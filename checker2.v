==> flow/design.v <==
module checker2(input clk,output reg Done,output correct);
	reg rst;
	reg [63:0] number1,number2;
	wire [63:0] result;
	wire ready;
	reg [191:0] test [0:7];
	reg [63:0] expected_result;
	reg [2:0] icount=3'b000;
	reg [3:0] ocount=4'b0000;
	reg mistake;
	initial
	begin
		rst=1'b1;
		test[0]={64'h4056800000000000, 64'h4056800000000000, 64'h4066800000000000}; 
		test[1]={64'h4049000000000000, 64'h4034000000000000, 64'h4051000000000000}; 
		test[2]={64'h4056800000000000, 64'h4056800000000000, 64'h4066800000000000}; 
		test[3]={64'h4049000000000000, 64'h4034000000000000, 64'h4051800000000000}; 
		test[4]={64'h4056800000000000, 64'h4056800000000000, 64'h4066800000000000}; 
		test[5]={64'h4049000000000000, 64'h4034000000000000, 64'h4051800000000000}; 
		test[6]={64'h4056800000000000, 64'h4056800000000000, 64'h4066800000000000}; 
		test[7]={64'h4049000000000000, 64'h4034000000000000, 64'h4051800000000000}; 
		number1=test[0][191:128];
		number2=test[0][127:64];
		expected_result=test[0][63:0];
		mistake=1'b0;
	end
	floating_point_adder fpa(.f_in1(number1), .f_in2(number2), .f_out(result), .clk(clk));
	always@(posedge clk)  
	begin
		if(icount<5)
		begin
			number1<=test[icount][191:128];
			number2<=test[icount][127:64];
			icount<=icount+1;
		end
	end
	always@(posedge clk)
	begin
		if(ocount<3)
		begin
			Done<=1'b0;
			ocount<=ocount+4'b0001;
			expected_result<=test[0][63:0];
			mistake<=1'b0;
		end
		else
		begin
			expected_result<=test[ocount-3][63:0];
			if(result!=expected_result)
		     mistake = Done ? mistake : 1'b1;		
			if(ocount==8)
			begin				
				Done<=1'b1;
				ocount<=4'b1000;	
			end
			else
			begin
				ocount<=ocount+4'b0001;
				Done<=1'b0;
			end	
		end
	end
	assign correct=(Done)?(~mistake):1'b0;
endmodule
module floating_point_adder (f_in1, f_in2, f_out, clk);
input [63:0] f_in1, f_in2;
output reg [63:0] f_out;
input clk;
reg [10:0] ex_exp1, ex_exp2, ex_exp_diff, ex_larger_exp, ex_smaller_exp;
reg ex_sign1, ex_sign2, ex_larger_sign, ex_smaller_sign;
reg [51:0] ex_mant1, ex_mant2, ex_larger_mant, ex_smaller_mant;
always @ (posedge clk)
begin
ex_sign1 = f_in1[63];
ex_sign2 = f_in2[63];
ex_exp1 = f_in1[62:52];
ex_exp2 = f_in2[62:52];
ex_mant1 = f_in1[51:0];
ex_mant2 = f_in2[51:0];
if(ex_exp1 >= ex_exp2)
 begin
  ex_exp_diff = ex_exp1 - ex_exp2;
  ex_larger_exp = ex_exp1;
  ex_smaller_exp = ex_exp2;
  ex_larger_mant = ex_mant1;
  ex_smaller_mant = ex_mant2;
  ex_larger_sign = ex_sign1;
  ex_smaller_sign = ex_sign2;
 end
else 
 begin
  ex_exp_diff = ex_exp2 - ex_exp1;
  ex_larger_exp = ex_exp2;
  ex_smaller_exp = ex_exp1;
  ex_larger_mant = ex_mant2;
  ex_smaller_mant = ex_mant1;
  ex_larger_sign = ex_sign2;
  ex_smaller_sign = ex_sign1;
 end
end
reg ea_sign1, ea_sign2;
reg [10:0] ea_larger_exp, ea_smaller_exp, ea_exp_diff;
reg [51:0] ea_larger_mant, ea_smaller_mant;
reg [52:0] ea_mant_larger, ea_mant_smaller;
always @ (negedge clk)
begin
ea_sign1 = ex_larger_sign;
ea_sign2 = ex_smaller_sign;
ea_larger_exp = ex_larger_exp;
ea_smaller_exp = ex_smaller_exp;
ea_exp_diff = ex_exp_diff;
ea_larger_mant = ex_larger_mant;
ea_smaller_mant = ex_smaller_mant;
ea_mant_larger = {1'b1, ea_larger_mant};
ea_mant_smaller = {1'b1, ea_smaller_mant} >> ea_exp_diff;
end
reg ma_sign1, ma_sign2, ma_larger_sign, ma_smaller_sign;
reg [10:0] ma_exp1, ma_exp2;
reg [52:0] ma_mant1, ma_mant2;
reg [52:0] ma_larger_mant, ma_smaller_mant;
always @ (posedge clk)
begin
ma_sign1 = ea_sign1;
ma_sign2 = ea_sign2;
ma_exp1 = ea_larger_exp;
ma_exp2 = ea_larger_exp;
ma_mant1 = ea_mant_larger;
ma_mant2 = ea_mant_smaller;
if(ma_mant1 >= ma_mant2)
 begin
  ma_larger_mant = ma_mant1;
  ma_smaller_mant = ma_mant2;
  ma_larger_sign = ma_sign1;
  ma_smaller_sign = ma_sign2;
 end
else 
 begin
  ma_larger_mant = ma_mant2;
  ma_smaller_mant = ma_mant1;
  ma_larger_sign = ma_sign2;
  ma_smaller_sign = ma_sign1;
 end
end
reg ad_sign1, ad_sign2, ad_sign_result;
reg [10:0] ad_exp1, ad_exp2, ad_exp_result;
reg [52:0] ad_mant1, ad_mant2;
reg [53:0] ad_mant_result;
always @ (negedge clk)
begin
ad_sign1 = ma_larger_sign;
ad_sign2 = ma_smaller_sign;
ad_exp1 = ma_exp1;
ad_exp2 = ma_exp2;
ad_mant1 = ma_larger_mant;
ad_mant2 = ma_smaller_mant;
if( ad_sign1 == ad_sign2 )
 begin
  ad_mant_result = ad_mant1 + ad_mant2;
  ad_exp_result = ad_exp1;
  ad_sign_result = ad_sign1;
 end
else 
 begin
  ad_mant_result = ad_mant1 - ad_mant2;
  ad_exp_result = ad_exp1;
  ad_sign_result = ad_sign1;
 end
end
reg nom_sign, result_sign;
reg [10:0] nom_exp_result, result_exp;
reg [51:0] result_mant;
reg [53:0] nom_mant_result;
reg [52:0] nom_mant_52;
integer i;
always @ (posedge clk)
begin
nom_sign = ad_sign_result;
nom_exp_result = ad_exp_result;
nom_mant_result = ad_mant_result;
if (nom_mant_result[53:52] == 2'b11)
 begin
  result_mant = nom_mant_result[52:1];
  result_exp = nom_exp_result + 1'b1;
  result_sign = nom_sign;
 end
if (nom_mant_result[53:52] == 2'b01)
 begin
  result_mant = nom_mant_result[51:0];
  result_exp = nom_exp_result;
  result_sign = nom_sign;
 end
if (nom_mant_result[53:52] == 2'b10)
 begin
  result_mant = nom_mant_result[52:1];
  result_exp = nom_exp_result + 1'b1;
  result_sign = nom_sign;
 end
if (nom_mant_result[53:52] == 2'b00)
 begin
  result_mant = {nom_mant_result[50:0], 1'b0};
  result_exp = nom_exp_result - 1'b1;
  result_sign = nom_sign;
 end
if (nom_mant_result == 0)
 begin
  f_out = 63'b0;
 end
else 
 f_out = {result_sign, result_exp, result_mant};
end
endmodule
# Reports on checker2
# Tool output for the design above, in the order of the flow.
# Lines are those of the file above, counted from 1.
# Operators: Yosys type, input widths -> output width; for muxes data width and select width s.
# Cell names lack the library's common part.
# The mark - stands for no value.
# inputs
top	checker2
clock_port	clk
lib	sky130hd
corner	tt_025C_1v80

# Word-level counts
# Counts by Yosys on the flattened word-level netlist (proc, flatten, opt, wreduce). Print and check cells are left out.
# word_totals
register_bits	760
in_bits	1
elab_cells	106
# op_classes
add_sub_neg	9
compare	4
equal	20
shift	1
n_mux	29
logic	2
reduce_and_logical	9
# op_table
cell	count
$pmux 192 s3	1
$mux 52	8
$pmux 64 s3	1
$mux 11	6
$ne 64x64->1	1
$add 53x53->54	1
$sub 53x53->54	1
$logic_not 54->1	1
$mux 54	1
$shr 53x11->53	1
$ge 53x53->1	1
$eq 3x3->1 const B	8
$sub 11x11->11	2
$eq 3x2->1 const B	4
$add 11x1->11 const B	1
$sub 11x1->11 const B	1
$ge 11x11->1	1
$mux 1	10
$reduce_or 4->1	2
$mux 4	2
$eq 3x1->1 const B	2
$logic_not 3->1	2
$reduce_or 3->1	2
$eq 2x2->1 const B	2
$add 4x1->4 const B	1
$lt 4x2->1 const B	1
$eq 4x4->1 const B	1
$add 3x1->3 const B	1
# Not listed: further kinds 7, cells in them 8.

# Depth
# Longest topological path by Yosys (ltp), each cell counted once; first at word level (registers and memories cut), then after technology mapping (sequential cells cut; the memories' decode and read muxes count).
# logic_depth
depth_word	5
ABC_AREA	0
ltp_mapped	9

# Mapped cells and area
# Yosys stat after the flow's synthesis: flattened, memories mapped to cells. It holds for the ABC_AREA given above (unset counts as 0); a run with the other value may have another netlist.
# The area totals of this step are shown rounded.
# synth_totals
cells	622
yosys_area_um2	6680
sequential_area_um2	3750
ff_cells	185
n_buf	24
# types
cell_type	count
dfxtp_1	180
ha_1	42
mux2i_1	19
nor2_1	43
inv_1	42
edfxtp_1	5
nor4_1	23
and2_1	22
a21oi_1	25
nand2_1	31
xnor2_1	13
mux2_2	10
o21ai_0	22
nor2b_1	15
xor2_1	8
nand4_1	9
a211oi_1	7
clkbuf_1	14
# Not listed: further types 39, cells in them 92.
# By module: a second synthesis without flattening, with its own total; a netlist apart from the flattened one above.
# unflattened
hier_cells	2499
hier_area_um2	24300
# Each row is one instance without its submodules.
# modules
mod	instances	n_cells	area_um2	seq_area_um2
floating_point_adder	1	2421	23600	9910
checker2	1	78	751	330

# Below are 2 stored runs of the flow (Yosys, OpenROAD; platform sky130hd) on checker2, each with its settings and what was measured, unordered. Constraints: input delay and output delay 20% of the set period each, output load 0.01 pF.
# "final_power_mw" rests on the timing tool's default activity at the inputs, not on a simulated workload.
# The results are shown rounded.
# Among the settings, n/a means not set for that run.
setting or result,flow run 1,flow run 2
period_ns,3.02,5.14
CORE_UTILIZATION,28,57
PLACE_DENSITY,0.38,n/a
CELL_PAD_IN_SITES_DETAIL_PLACEMENT,0,n/a
TNS_END_PERCENT,75,n/a
GPL_ROUTABILITY_DRIVEN,0,1
CTS_CLUSTER_SIZE,11,25
CTS_CLUSTER_DIAMETER,340,n/a
CAP_MARGIN,20,0
CORE_MARGIN,2,2
SLEW_MARGIN,20,20
PLACE_DENSITY_LB_ADDON,n/a,0.19
CORE_ASPECT_RATIO,n/a,0.6
worst_setup_slack_ps,-330,283
post_synth_area_um2,6680,6680
fin_tns_ps,-9860,0
final_die_area_um2,25100,12600
final_power_mw,5.15,2.96
ws_hold_ps,496,519
layout_stdcell_area_um2,8780,7730
